==> flow/design.v <==
`timescale 1ns / 1ps
module adaptive_TLC(
 input clk,
  input reset,
  input pedestrian_button,
  input [3:0] emergency,   
  input car_n, car_s, car_e, car_w,
  output reg [2:0] n, s, e, w
    );
  localparam GREEN  = 3'b001;
  localparam YELLOW = 3'b010;
  localparam RED    = 3'b100;
  localparam 
    IDLE     = 4'b0000,
    PED      = 4'b0001,
    N_GREEN  = 4'b0010, N_YELLOW  = 4'b0011,
    S_GREEN  = 4'b0100, S_YELLOW  = 4'b0101,
    E_GREEN  = 4'b0110, E_YELLOW  = 4'b0111,
    W_GREEN  = 4'b1000, W_YELLOW  = 4'b1001;
  reg [3:0] state;
  reg [3:0] count;
  reg [3:0] emergency_pending;
  reg pedestrian_pending;
  reg [3:0] car_pending;
  always @(posedge clk) begin 
    if (reset) begin
      state <= IDLE;
      count <= 4'd0;
      emergency_pending <= 4'b0000;
      pedestrian_pending <= 1'b0;
      car_pending <= 4'b0000;
    end
    else begin
      if (emergency != 4'b0000)
        emergency_pending <= emergency_pending | emergency;
      if (pedestrian_button)
        pedestrian_pending <= 1;
      if (car_n | car_s | car_e | car_w)
        car_pending <= car_pending | {car_n, car_s, car_e, car_w}; 
      case (state)
        IDLE: begin
          if (emergency_pending != 4'b0000) begin 
            if (emergency_pending[3]) begin
              state <= N_GREEN;
              emergency_pending[3] <= 0;
            end
            else if (emergency_pending[2]) begin
              state <= S_GREEN;
              emergency_pending[2] <= 0;
            end
            else if (emergency_pending[1]) begin
              state <= E_GREEN;
              emergency_pending[1] <= 0;
            end
            else if (emergency_pending[0]) begin
              state <= W_GREEN;
              emergency_pending[0] <= 0;
            end
            count <= 0;
          end
          else if (pedestrian_pending) begin
            state <= PED;
            pedestrian_pending <= 0;
            count <= 0;
          end
          else if (car_pending != 4'b0000) begin
            if (car_pending[3]) begin
              state <= N_GREEN;
              car_pending[3] <= 0;
            end
            else if (car_pending[2]) begin
              state <= S_GREEN;
              car_pending[2] <= 0;
            end
            else if (car_pending[1]) begin
              state <= E_GREEN;
              car_pending[1] <= 0;
            end
            else if (car_pending[0]) begin
              state <= W_GREEN;
              car_pending[0] <= 0;
            end
            count <= 0;
          end
          else begin
            state <= IDLE;
          end
        end
        PED: begin
          if (count == 4'd4) begin  
            count <= 0;
            state <= IDLE;
          end
          else begin
            count <= count + 1;
            state <= PED;
          end
        end
        N_GREEN: begin
          if (count == 4'd7) begin
            count <= 0;
            state <= N_YELLOW;
          end
          else begin
            count <= count + 1;
            state <= N_GREEN;
          end
        end
        N_YELLOW: begin
          if (count == 4'd3) begin
            count <= 0;
            state <= IDLE;
          end
          else begin
            count <= count + 1;
            state <= N_YELLOW;
          end
        end
        S_GREEN: begin
          if (count == 4'd7) begin
            count <= 0;
            state <= S_YELLOW;
          end
          else begin
            count <= count + 1;
            state <= S_GREEN;
          end
        end
        S_YELLOW: begin
          if (count == 4'd3) begin
            count <= 0;
            state <= IDLE;
          end
          else begin
            count <= count + 1;
            state <= S_YELLOW;
          end
        end
        E_GREEN: begin
          if (count == 4'd7) begin
            count <= 0;
            state <= E_YELLOW;
          end
          else begin
            count <= count + 1;
            state <= E_GREEN;
          end
        end
        E_YELLOW: begin
          if (count == 4'd3) begin
            count <= 0;
            state <= IDLE;
          end
          else begin
            count <= count + 1;
            state <= E_YELLOW;
          end
        end
        W_GREEN: begin
          if (count == 4'd7) begin
            count <= 0;
            state <= W_YELLOW;
          end
          else begin
            count <= count + 1;
            state <= W_GREEN;
          end
        end
        W_YELLOW: begin
          if (count == 4'd3) begin
            count <= 0;
            state <= IDLE;
          end
          else begin
            count <= count + 1;
            state <= W_YELLOW;
          end
        end
        default: begin
          state <= IDLE;
          count <= 0;
        end
      endcase
    end
  end
  always @(state) begin
    case (state)
      IDLE, PED: begin
        n = RED; s = RED; e = RED; w = RED;
      end
      N_GREEN: begin n = GREEN; s = RED; e = RED; w = RED; end
      N_YELLOW: begin n = YELLOW; s = RED; e = RED; w = RED; end
      S_GREEN: begin n = RED; s = GREEN; e = RED; w = RED; end
      S_YELLOW: begin n = RED; s = YELLOW; e = RED; w = RED; end
      E_GREEN: begin n = RED; s = RED; e = GREEN; w = RED; end
      E_YELLOW: begin n = RED; s = RED; e = YELLOW; w = RED; end
      W_GREEN: begin n = RED; s = RED; e = RED; w = GREEN; end
      W_YELLOW: begin n = RED; s = RED; e = RED; w = YELLOW; end
      default: begin n = RED; s = RED; e = RED; w = RED; end
    endcase
  end
endmodule
# Step by step through the tools: adaptive_TLC
# The steps from the RTL of adaptive_TLC to its reports follow in flow order.
# Line numbers count from 1 in the design file above.
# Cell names lack the library's common part.
# Not given: n/a
# inputs
top	adaptive_TLC
clk_port	clk
library	sky130hd
corner	tt_025C_1v80

# After elaboration
# Source: Yosys, flattened and elaborated, memories not mapped. Widths are those after wreduce. Print and check cells do not count.
# Yosys's memory passes give these memory sizes; they may raise the number of words (mostly to a power of two), join words into wider ones and drop unused or constant bits.
# word_totals
ff_bits	17
mem_bits_ro	192
clocked_rd_ports_x_width	12
memories	1
in_bits	11
wordCells	126
# mem_list
name	size	width	read_ports	write_ports	line_no	rtl
(name not given)	16	12	1	0	187	case (state)
# classes
add_sub_neg	1
n_eq	15
muxes	86
n_logic	5
n_reduce_logical	7
# ops
operator	n
4-bit 2-to-1 mux	20
1-bit 2-to-1 mux	61
4-bit case mux with 10-bit select	1
4-bit by 3-bit == test with 1-bit output (second input constant)	6
4-bit case mux with 4-bit select	1
4-bit by 2-bit == test with 1-bit output (second input constant)	3
4-bit nonzero test	3
4-bit == test (second input constant)	2
4-bit bitwise OR	2
4-bit OR reduction	2
8-bit inequality test (second input constant)	1
6-bit inequality test (second input constant)	1
3-bit 2-to-1 mux	2
4-bit by 1-bit adder with 4-bit output (second input constant)	1
4-bit by 1-bit == test with 1-bit output (second input constant)	1
4-bit inequality test (second input constant)	1
4-bit logical NOT	1
1-bit bitwise OR	3
2-bit AND reduction	1
2-bit 2-to-1 mux	1

# Logic depth
# Depth = most cells in a row (Yosys ltp): at word level without a register or memory, in the mapped netlist without a sequential cell, where the memories' decode and read muxes count.
# depth
ltp_word	12
ABC_AREA	0
mapped_depth	7
mapped_depth_nobuf	7

# After synthesis
# Source: synth_stat.txt of the flow (Yosys; design flattened, memories mapped). It holds for the ABC_AREA given above (unset counts as 0); a run with the other value may have another netlist.
# types
cell	n	type_area_um2
dfxtp_1	29	580.557
nor2_1	22	82.579
a211oi_1	7	52.55
nor4_4	2	42.541
nor4b_2	2	30.029
o32ai_4	1	27.526
ha_1	2	25.024
nor3_1	5	25.024
buf_6	2	22.522
inv_1	6	22.522
nor2_4	2	22.522
a21oi_1	4	20.019
nand2_1	5	18.768
nand2b_1	3	18.768
a22o_1	2	17.517
a311oi_1	2	17.517
o2bb2ai_1	2	17.517
a32oi_2	1	16.266
# Other cell types: 34; their cells: 45.
# synth_totals
mapped_cells	144
area_um2	1406.3
seqArea_um2	580.6
flip_flops	29
buf_cells	7

# Worst setup path after synthesis
# OpenSTA on the mapped netlist: ideal clock, no wires. The path of least setup slack (recovery checks aside). Input and output delay are each 20% of the period. Register names are those of the netlist, which keeps one name where synthesis merged equal registers.
# synth_path
path_kind	reg-to-reg
start	register count[0]
end	register (no name shown)
clock_period_ps	1780
launch_ps	0
t_arrival_ps	1531
path_slack_ps	161
path_delay_ps	1619
path_stages	6
n_path_buf	0
period_less_setup_slack_ps	1619
# "path_delay_ps" is the arrival time less input delay plus setup time.
# "path_stages": output pins that drive a net of the path, with the launching flip-flop's if there is one; two outputs of one cell count as two.
# "period_less_setup_slack_ps" is the clock period less the worst setup slack; recovery checks do not enter. This is arithmetic on one report: input and output delays are still those of the set period (20% each).
# The rows between start and end are the longest chain of elaborated cells between them; the timing report does not say that the signal goes this way. Where chains are equally long, one stands for them.
# A line is the first line of the expression or statement that the cell stems from. Yosys adds cells for indexed reads and writes and turns some case tables into memories.
# At most two assigning lines are given for a register; there are more.
# synth_via
cell_sequence	dfxtp_1 -> ha_1 -> and3b_2 -> and3_1 -> o32ai_4 -> nor4b_2
elab_chain_cells	5
cells_between	15
classes_between	eq/ne (3); mux (12)
# synth_lines
item	line_no	rtl
from (decl)	21	reg [3:0] count;
from (assign)	95	count <= count + 1;
from (assign)	105	count <= count + 1;
4-bit by 2-bit == test with 1-bit output	170	if (count == 4'd3) begin
4-bit 2-to-1 mux	170
4-bit case mux with 10-bit select	40	case (state)
4-bit 2-to-1 mux x2	n/a

# Worst path after layout
# From the final timing report of record 2: the path of least setup slack in the routed layout; clock arrival at registers is part of the times.
# The path's times are printed in steps of 10 ps; the period is the one set.
# layout_path
path_kind	reg-to-reg
start	register state[0]
end	register (no name shown)
clock_period_ps	2400
launch_ps	280
t_arrival_ps	2060
path_slack_ps	510
path_stages	6
n_path_buf	0
# The rows between start and end are the longest chain of elaborated cells between them; the timing report does not say that the signal goes this way. Where chains are equally long, one stands for them.
# At most two assigning lines are given for a register; there are more.
# layout_via
cell_sequence	dfxtp_1 -> and4bb_1 -> nor2_1 -> a22oi_2 -> nand2_2 -> or2_1
elab_chain_cells	5
cells_between	16
lines_between	1
classes_between	eq/ne (11); mux (3); reduce/logical (2)
# layout_lines
item	line_no	rtl
from (decl)	20	reg [3:0] state;
from (assign)	27	state <= IDLE;
from (assign)	44	state <= N_GREEN;
4-bit logical NOT	40	case (state)
8-bit inequality test	n/a
2-bit AND reduction	n/a
4-bit 2-to-1 mux x2	n/a

# Record of 2 stored runs of the RTL-to-layout flow on adaptive_TLC, platform sky130hd. The runs are unordered. Constraints: input delay and output delay 20% of the set period each, output load 0.01 pF.
# By "clock_period_reached_ps" is meant the clock period of the run minus its worst setup slack. This is arithmetic on one report: input and output delays are still those of the set period (20% each).
# By "worstPathTime_ps" is meant the share of the clock period that the worst setup path is allowed (20% is reserved at inputs, 20% at outputs), minus its slack. Clock arrival times at its registers enter into it.
# "worstPathTime_ps" is known to 10 ps.
# A setting shown as -- is not set for that run.
# Results: -- = not shown.
name,record 1,record 2
period_ns,1.55,2.4
CORE_UTILIZATION,66,36
PLACE_DENSITY,0.87,--
CORE_ASPECT_RATIO,0.78,1.03
CELL_PAD_IN_SITES_DETAIL_PLACEMENT,1,--
ABC_AREA,1,--
CTS_CLUSTER_SIZE,94,--
CAP_MARGIN,20,40
MAX_ROUTING_LAYER,met4,met4
CORE_MARGIN,2,2
SLEW_MARGIN,20,20
SETUP_SLACK_MARGIN,--,-0.13
PLACE_DENSITY_LB_ADDON,--,0.01
GPL_TIMING_DRIVEN,--,1
GPL_ROUTABILITY_DRIVEN,--,0
MIN_ROUTING_LAYER,--,met1
synth_chip_area_um2,--,1406.3
total_die_area_um2,--,4422.7
layout_utilization_pct,--,46.4
ws_setup_ps,--,514
setupTns_ps,--,0
holdWs_ps,--,531
clock_period_reached_ps,--,1886
worstPathTime_ps,--,1890
worst_setup_path_type,--,reg-to-reg
# Record 1: no results, placement failed with DPL-0033
